==> flow/design.v <==
`timescale 1ns / 1ns
module PISO #
	(
	parameter DATA_WIDTH = 8  
	)
	(
	input logic clk,
	input logic rst_n,                     
	input logic [DATA_WIDTH-1:0] data_in,  
	input logic valid_in,                  
	output logic data_out,   
	output logic valid_out,  
	output logic busy        
	);
	localparam TX_BIT_CNTR_WIDTH = $clog2(DATA_WIDTH) + 1;
	localparam TX_BIT_POS = 0;
	localparam NUM_BITS_TO_TX = DATA_WIDTH;
	logic [DATA_WIDTH-1:0] tx_data;  
	logic [TX_BIT_CNTR_WIDTH-1:0] tx_bit_cntr;  
	logic tx_done;  
	logic tx_in_progress;  
	always_ff @(posedge clk or negedge rst_n) begin
		if (!rst_n) begin
			tx_data <= {DATA_WIDTH{1'b0}};
		end
		else if ((!tx_in_progress) && valid_in) begin
			tx_data <= data_in;
		end
		else if (!tx_done) begin
			tx_data <= (tx_data >> 1);
		end
	end
	always_ff @(posedge clk or negedge rst_n) begin
		if (!rst_n) begin
			tx_bit_cntr <= {TX_BIT_CNTR_WIDTH{1'b0}};
		end
		else if ((!tx_in_progress) && valid_in) begin
			tx_bit_cntr <= tx_bit_cntr + 1'b1;
		end
		else if (tx_in_progress && (!tx_done)) begin
			tx_bit_cntr <= tx_bit_cntr + 1'b1;
		end
		else if (tx_done) begin
			tx_bit_cntr <= {TX_BIT_CNTR_WIDTH{1'b0}};
		end
	end
	always_ff @(posedge clk or negedge rst_n) begin
		if (!rst_n) begin
			tx_in_progress <= 1'b0;
		end
		else if (valid_in && (!tx_in_progress)) begin
			tx_in_progress <= 1'b1;
		end
		else if (tx_done) begin
			tx_in_progress <= 1'b0;
		end
	end
	assign tx_done = (tx_bit_cntr == NUM_BITS_TO_TX);  
	assign busy = tx_in_progress;
	assign data_out = tx_data[TX_BIT_POS];
	assign valid_out = tx_in_progress;
endmodule
* Reports on PISO
What the tools print for PISO, step after step.
Line numbers count from 1 in the design file above.
Operators: Yosys type, input widths -> output width; for muxes data width and select width s.
Cell names lack the library's common part.
The mark - stands for no value.
- Top module :: PISO
- Clock input :: clk
- Library :: sky130hd
- Timing corner :: tt_025C_1v80

* Word-level counts
Yosys after proc, flatten, opt, wreduce and memory -nomap, before mapping. Memory bits, and registers merged into a memory's read port (data or address), are not among the register bits. Print and check cells are not counted. Equal cells are merged and count once.
- Register bits :: 13
- Elaborated cells :: 19
- Input bits :: 11
- Output and inout bits :: 3
- Add/subtract/negate cells :: 1
- Eq/ne operators :: 2
- Reduce/logical cells :: 6
- Mux-type cells :: 7
** Operator list (number)
- $mux 8 :: 2
- $mux 4 :: 3
- $add 4x1->4 const B :: 1
- $eq 4x4->1 const B :: 1
- $reduce_bool 3->1 :: 1
- $logic_and 1x1->1 :: 2
- $logic_not 1->1 :: 2
- $ne 2x2->1 const B :: 1
- $reduce_bool 2->1 :: 1
- $mux 1 :: 2

* Depth
Yosys ltp: most cells in a row. Word level: on the elaborated netlist, between registers, memories and ports. Mapped: between sequential cells and ports; inverters and the memories' decode and read muxes count.
- Depth in word-level cells :: 5
- ABC_AREA :: 0
- Gate-level depth with buffers :: 6
- Depth with buffers taken out :: 5

* Mapped cells and area
Yosys stat after the flow's synthesis: flattened, memories mapped to cells. It holds for the ABC_AREA given above (unset counts as 0); a run with the other value may have another netlist.
Totals and module areas in this step are rounded.
- Standard cells after synthesis :: 60
- Mapped flip-flops :: 13
- Synthesis area :: 700 µm²
- Sequential area :: 330 µm²
- Buffers :: 4
** Cells by type
- dfrtp_1 :: number 13, total area 325.312 µm²
- a221o_1 :: number 7, total area 70.067 µm²
- and2_2 :: number 7, total area 52.55 µm²
- ha_1 :: number 2, total area 25.024 µm²
- buf_6 :: number 2, total area 22.522 µm²
- and4b_1 :: number 2, total area 20.019 µm²
- mux2i_1 :: number 2, total area 20.019 µm²
- inv_1 :: number 5, total area 18.768 µm²
- o221ai_1 :: number 2, total area 17.517 µm²
- buf_4 :: number 2, total area 15.014 µm²
- nor2b_4 :: number 1, total area 13.763 µm²
- mux2_2 :: number 1, total area 11.261 µm²
- a22o_2 :: number 1, total area 10.01 µm²
- a22o_1 :: number 1, total area 8.758 µm²
- and3b_1 :: number 1, total area 8.758 µm²
- and2b_1 :: number 1, total area 7.507 µm²
- nand2_1 :: number 2, total area 7.507 µm²
- o211ai_1 :: number 1, total area 7.507 µm²
Other cell types: 7; their cells: 7.

* Worst setup path after synthesis
Source: OpenSTA report_checks on the synthesized netlist (no wires, ideal clock, input and output delay 20% of the period each), path of least setup slack; recovery checks are left aside. Register names are those of the netlist, which keeps one name where synthesis merged equal registers.
- Path kind :: flip-flop to flip-flop
- Start point :: register tx_bit_cntr[0]
- End point :: register tx_data[1]
- Path slack :: 0.015 ns
- Path delay :: 1.495 ns
- Period :: 1.51 ns
- Driving pins on the path :: 7
- Data arrival time :: 1.369 ns
- Period reached after synthesis :: 1.495 ns
"path delay" = arrival - input delay + setup time.
"driving pins on the path": output pins that drive a net of the path, with the launching flip-flop's if there is one; two outputs of one cell count as two.
"period reached after synthesis" = period - worst setup slack (recovery checks aside). The figure is calculated, with input and output delays left at 20% of the set period.
Between the ends stands the longest chain of elaborated cells between them, by number of cells; it is not shown to be the way that was timed. Of several equally long chains one is given.
Each line given opens the expression or statement behind the cell; cells for indexed reads and writes are added by Yosys, which also makes memories of some case tables.
At most two assigning lines are given for a register; there are more.
- Cell sequence :: dfrtp_1 -> inv_1 -> ha_1 -> and3b_1 -> nor2b_4 -> buf_6 -> a221o_1
- Length of the longest elaborated chain :: 3
** Ends and longest elaborated chain, after synthesis
- from (decl) :: line 19 : logic [TX_BIT_CNTR_WIDTH-1:0] tx_bit_cntr;
- from (assign) :: line 38 : tx_bit_cntr <= tx_bit_cntr + 1'b1;
- from (assign) :: line 41 : tx_bit_cntr <= tx_bit_cntr + 1'b1;
- $eq 4x4->1 :: line 58 : assign tx_done = (tx_bit_cntr == NUM_BITS_TO_TX);
- $mux 8 :: line 29 : else if (!tx_done) begin
- $mux 8 :: line 26 : else if ((!tx_in_progress) && valid_in) begin
- to (assign) :: line 27 : tx_data <= data_in;
- to (assign) :: line 30 : tx_data <= (tx_data >> 1);
- to (decl) :: line 18 : logic [DATA_WIDTH-1:0] tx_data;

==> runs of PISO <==
PISO through Yosys and OpenROAD on sky130hd: 2 stored runs, unordered, with their settings. The constraints put input and output delay at 20% of the set period each and load the outputs with 0.01 pF.

** Flow run 1
- Settings :: period_ns=1.19; CORE_UTILIZATION=40; SETUP_SLACK_MARGIN=0.21; PLACE_DENSITY_LB_ADDON=0.12; CORE_ASPECT_RATIO=0.51; CELL_PAD_IN_SITES_DETAIL_PLACEMENT=0; CAP_MARGIN=30; MAX_ROUTING_LAYER=met5; CORE_MARGIN=2; SLEW_MARGIN=20
- Outcome :: unfinished; error PDN-0185 in floorplanning

** Flow run 2
- Settings :: period_ns=1.87; CORE_UTILIZATION=50; SETUP_SLACK_MARGIN=-0.07; PLACE_DENSITY_LB_ADDON=0.29; CORE_ASPECT_RATIO=1.58; CELL_PAD_IN_SITES_GLOBAL_PLACEMENT=3; GPL_TIMING_DRIVEN=0; CAP_MARGIN=20; CORE_MARGIN=2; SLEW_MARGIN=20
- Outcome :: unfinished; error FLW-0024 in placement
